==> flow/design.v <==
module alu(
    input logic clk,
    input logic in_alu,
    input logic[31:0] operand1,
    input logic[31:0] operand2,
    input logic [5:0]operation,
    input logic[5:0]op,
    input logic [4:0]shamt,
    output logic[31:0] result,
    output logic out_alu
);
logic [31:0]ii=0;
logic [31:0]g=0;
logic flag_shift=1'b0;
logic flag_del =1'b0;
logic flag_shift2 = 1'b0;
logic [31:0]operand1_use;
logic [31:0]R;
logic [31:0]Ri=0;
logic signed [31:0]D;
always_ff @(posedge clk)
begin
if(in_alu==1'b1)
begin
    case(operation)
        6'b001101:
        begin
            result <= operand1+operand2;
            out_alu <= 1'b1;
        end
        6'b000001:
        begin
            result <= operand1-operand2;
            out_alu <= 1'b1;
        end
        6'b000010:
        begin
            if(flag_shift==1'b0)
            begin
                ii<=operand2;
            end
            flag_shift<=1'b1;
            operand1_use<=operand1;
            if(flag_shift==1'b1)
            begin
                operand1_use<={operand1_use[14:0],1'b0};
                ii<=ii-1;
                if(ii==0)
                begin
                    result<=operand1_use;
                    out_alu <= 1'b1;
                    flag_shift<=1'b0;
                end
            end
        end
        6'b000011:
        begin
            if(flag_shift==1'b0)
            begin
                ii<=shamt;
            end
            flag_shift<=1'b1;
            operand1_use<=operand1;
            if(flag_shift==1'b1)
            begin
                operand1_use<={1'b0,operand1_use[15:1]};
                ii<=ii-1;
                if(ii==0)
                begin
                    result<=operand1_use;
                    out_alu <= 1'b1;
                    flag_shift<=1'b0;
                end
            end
        end
        6'b000100:
        begin
            result<=operand1<operand2; 
            out_alu<=1'b1;
        end
        6'b000101:
        begin
            result<=operand1>operand2; 
            out_alu<=1'b1;
        end
        6'b000110:
        begin
            result<=(operand1==operand2); 
            out_alu<=1'b1;
        end
        6'b000111: 
        begin
            if(flag_shift==1'b0)
            begin
                ii<=shamt;
            end
            flag_shift<=1'b1;
            operand1_use<=operand1;
            if(flag_shift==1'b1)
            begin
                operand1_use<={operand1_use[15],operand1_use[15:1]};
                ii<=ii-1;
                if(ii==0)
                begin
                    result<=operand1_use;
                    out_alu <= 1'b1;
                    flag_shift<=1'b0;
                end
            end
        end
        6'b001000: 
        begin
            if(flag_shift==1'b0)
            begin
                ii<=shamt;
            end
            flag_shift<=1'b1;
            operand1_use<=operand1;
            if(flag_shift==1'b1)
            begin
                operand1_use<={operand1_use[14:0],operand1_use[15]};
                ii<=ii-1;
                if(ii==0)
                begin
                    result<=operand1_use;
                    out_alu <= 1'b1;
                    flag_shift<=1'b0;
                end
            end
        end
        6'b001001: 
        begin
            if(flag_shift==1'b0)
            begin
                ii<=shamt;
            end
            flag_shift<=1'b1;
            operand1_use<=operand1;
            if(flag_shift==1'b1)
            begin
                operand1_use<={operand1_use[0],operand1_use[15:1]};
                ii<=ii-1;
                if(ii==0)
                begin
                    result<=operand1_use;
                    out_alu <= 1'b1;
                    flag_shift<=1'b0;
                end
            end
        end
        6'b001010: 
        begin
            if(flag_shift==1'b0)
            begin
                ii<=shamt;
            end
            flag_shift<=1'b1;
            operand1_use<=operand1;
            if(flag_shift==1'b1)
            begin
                operand1_use<={operand1_use[14:0],operand1_use[15]};
                ii<=ii-1;
                if(ii==0)
                begin
                    result<=operand1_use;
                    out_alu <= 1'b1;
                    flag_shift<=1'b0;
                end
            end
        end
        6'b001011: 
        begin
            result<=operand1*operand2;
            out_alu<=1'b1;
        end
        6'b001100: 
        begin
            if(flag_shift2==1'b0)
            begin
                D<=(operand1-operand2);
                flag_shift2<=1'b1;
                ii<=0;
            end
            if(flag_shift2==1'b1)
            begin
                if(D>=0)
                begin
                    ii<=ii+1;
                    D<=D-operand2;
                end
                if(D<0)
                begin
                    result<=ii;
                    flag_shift2<=1'b0;
                    out_alu<=1'b1;
                end 
            end
        end
    endcase
    if (out_alu==1'b1)
    begin
        out_alu<=1'b0;
    end
end
end
endmodule
-- Tool chain data of alu
What the tools print for alu, step after step.
Lines are those of the file above, counted from 1.
Operators carry their Yosys type and port widths (W data, S select, Z words).
Library cell names are shortened.
Not given: -
- top module: alu
- clock input: clk
- cell library: sky130hd
- library corner: tt_025C_1v80

-- Word-level counts
Counts by Yosys on the flattened word-level netlist (proc, flatten, opt, wreduce; memories kept). Register bits leave out memories and registers merged into their read ports (data or address). Print and check cells are left out.
- noted $add $sub $neg: 5
- multipliers at 1
- div/mod/pow operators: 0
- magnitude comparators: 4
- equal/unequal tests: 19
- shift-type cells: 0
- mux-type cells at 29
- noted bitwise operators: 0
- noted reduce/logical cells: 13
- operators with widths (kind ; number):
    $mul A32 B32 Y32 ; 1
    $mux W32 ; 17
    $pmux W32 S8 ; 1
    $pmux W32 S5 ; 1
    $pmux W32 S3 ; 1
    $sub A32 B32 Y32 ; 2
    $eq A6 B4 Y1 const B ; 6
    $add A32 B1 Y32 const B ; 1
    $sub A32 B1 Y32 const B ; 1
    $ge A32 B1 Y1 const B ; 1
    $lt A32 B1 Y1 const B ; 1
    $add A32 B32 Y32 ; 1
    $gt A32 B32 Y1 ; 1
    $lt A32 B32 Y1 ; 1
    $eq A32 B32 Y1 ; 1
    $logic_not A32 Y1 ; 1
    $eq A6 B3 Y1 const B ; 4
    $reduce_bool A13 Y1 ; 1
    $eq A6 B2 Y1 const B ; 2
    $reduce_or A6 Y1 ; 2
    $mux W1 ; 8
    $reduce_bool A7 Y1 ; 1
    $ne A2 B2 Y1 const B ; 3
    $reduce_and A2 Y1 ; 3
    $eq A6 B1 Y1 const B ; 1
    $reduce_and A6 Y1 ; 1
    $reduce_bool A6 Y1 ; 1
    $reduce_or A5 Y1 ; 1
Other operator kinds: 4; their cells: 5.
- noted flip-flop bits (word level): 131
- latch bits: 0
- noted bits in writable memories: 0
- bits in read-only memories: 0
- word width x clocked read ports: 0
- noted memory cells: 0
- input port bits at 83

-- Depth
Yosys ltp: most cells in a row. Word level: on the elaborated netlist, between registers, memories and ports. Mapped: between sequential cells and ports; inverters and the memories' decode and read muxes count.
- noted depth after elaboration: 4
- ABC_AREA at 0
- noted gate-level depth with buffers: 28
- depth with buffers taken out at 26

-- After synthesis
The flow's flattened synthesis, as Yosys stat reports it; memories are mapped. The netlist is that of the ABC_AREA named above (0 if unset); the other value can give another one.
Totals and module areas in this step are rounded.
- cell types (type ; number):
    fa_1 ; 411
    edfxtp_1 ; 131
    ha_1 ; 220
    inv_1 ; 449
    and2_1 ; 263
    nand2_1 ; 353
    xnor2_1 ; 130
    a21oi_1 ; 160
    nor2_1 ; 181
    xor2_1 ; 74
    clkbuf_1 ; 164
    o21ai_0 ; 79
    o22ai_1 ; 41
    nor3_1 ; 45
    nor2b_1 ; 34
    a21o_1 ; 28
    mux2i_1 ; 21
    nand3_1 ; 40
Not listed: further types 71, cells in them 429.
- cells in the netlist at 3253
- cell area after synthesis: 28400 um^2
- sequential area at 3930 um^2
- mapped flip-flops: 131
- buffers at 193

-- Path before layout
Source: OpenSTA report_checks on the synthesized netlist (no wires, ideal clock, input and output delay 20% of the period each), path of least setup slack; recovery checks are left aside. Register names are those of the netlist, which keeps one name where synthesis merged equal registers.
- path kind: input -> register
- from: input operand2[3]
- to: register result[30]
- period: 13900 ps
- noted setup time: 266 ps
- noted data arrival time: 9314 ps
- data required time at 13634 ps
- slack at 4319 ps
- noted path delay: 6800 ps
- stages on the path: 26
- path buffers: 2
- synthesis period reached: 9581 ps
"path delay" = arrival - input delay + setup time.
"stages on the path": output pins that drive a net of the path, with the launching flip-flop's if there is one; two outputs of one cell count as two.
"synthesis period reached" is the clock period less the worst setup slack; recovery checks do not enter. This is arithmetic on one report: input and output delays are still those of the set period (20% each).
Between the ends stands the longest chain of elaborated cells between them, by number of cells; it is not shown to be the way that was timed. Of several equally long chains one is given.
Each line given opens the expression or statement behind the cell; cells for indexed reads and writes are added by Yosys, which also makes memories of some case tables.
A register here has more assigning lines than the two given.
- cells stage by stage: clkbuf_1 -> clkbuf_1 -> and2_1 -> fa_1 -> inv_1 -> fa_1 -> fa_1 -> fa_1 -> inv_1 -> fa_1 -> inv_1 -> fa_1 -> inv_1 -> fa_1 -> fa_1 -> ha_1 -> a21o_1 -> a21oi_1 -> nor2b_1 -> o21ai_0 -> a21o_1 -> o221ai_1 -> o41ai_2 -> mux2_2 -> o31ai_1 -> a211oi_1
- length of the longest elaborated chain at 2
- noted elaborated cells on any way between the ends: 4
- RTL lines, path after synthesis (item ; line ; source):
    from (decl) ; 5 ; input logic[31:0] operand2,
    $mul A32 B32 Y32 ; 173 ; result<=operand1*operand2;
    $pmux W32 S8 ; 25 ; case(operation)
    to (assign) ; 28 ; result <= operand1+operand2;
    to (assign) ; 33 ; result <= operand1-operand2;
    to (decl) ; 9 ; output logic[31:0] result,

-- Path in the finished layout
Path of least setup slack in the final report of job 1 (OpenROAD, finished layout, wires in). Where an end is a register, its clock arrival counts in the times.
The path's times are printed in steps of 10 ps; the period is the one set.
- path kind: input -> register
- from: input operand2[3]
- to: register result[30]
- period: 9790 ps
- noted setup time: 260 ps
- noted data arrival time: 8630 ps
- data required time at 9970 ps
- slack at 1340 ps
- stages on the path: 26
- path buffers: 4
Between the ends stands the longest chain of elaborated cells between them, by number of cells; it is not shown to be the way that was timed. Of several equally long chains one is given.
A register here has more assigning lines than the two given.
- cells stage by stage: buf_12 -> buf_12 -> buf_12 -> and2_4 -> fa_1 -> inv_2 -> fa_2 -> fa_1 -> fa_1 -> inv_2 -> fa_1 -> fa_1 -> fa_1 -> fa_1 -> ha_4 -> a21o_1 -> a21oi_2 -> nor2b_1 -> o21ai_1 -> a21o_1 -> o221ai_2 -> o41ai_2 -> buf_4 -> mux2_4 -> o31ai_4 -> a211oi_2
- length of the longest elaborated chain at 2
- noted elaborated cells on any way between the ends: 4
- RTL lines, path after layout (item ; line ; source):
    from (decl) ; 5 ; input logic[31:0] operand2,
    $mul A32 B32 Y32 ; 173 ; result<=operand1*operand2;
    $pmux W32 S8 ; 25 ; case(operation)
    to (assign) ; 28 ; result <= operand1+operand2;
    to (assign) ; 33 ; result <= operand1-operand2;
    to (decl) ; 9 ; output logic[31:0] result,

Add stored flow runs of alu

Top module alu; platform sky130hd; tools Yosys and OpenROAD; 2 stored runs in no particular order. Input and output delays are each 20% of the period that was set; the output load is 0.01 pF.
Values from the reports are rounded here.

Job 1
Settings were period_ns = 9.79; SETUP_SLACK_MARGIN = 1.47; CAP_MARGIN = 20; CORE_MARGIN = 2; CORE_UTILIZATION = 40; SLEW_MARGIN = 20
- noted the chip area after synthesis (Yosys): 28400 um^2
- area of the die: 73200 um^2
- noted the utilization in the final report: 48.0 %
- noted the setup slack of the worst path: 1340 ps

Job 2
Settings were period_ns = 5.71; CORE_UTILIZATION = 21; SETUP_SLACK_MARGIN = 0.22; PLACE_DENSITY = 0.37; CELL_PAD_IN_SITES_GLOBAL_PLACEMENT = 2; GPL_ROUTABILITY_DRIVEN = 1; CTS_CLUSTER_DIAMETER = 118; CAP_MARGIN = 20; CORE_MARGIN = 2; SLEW_MARGIN = 20
- noted the chip area after synthesis (Yosys): 28400 um^2
- area of the die: 138000 um^2
- noted the utilization in the final report: 28.9 %
- noted the setup slack of the worst path: -1980 ps
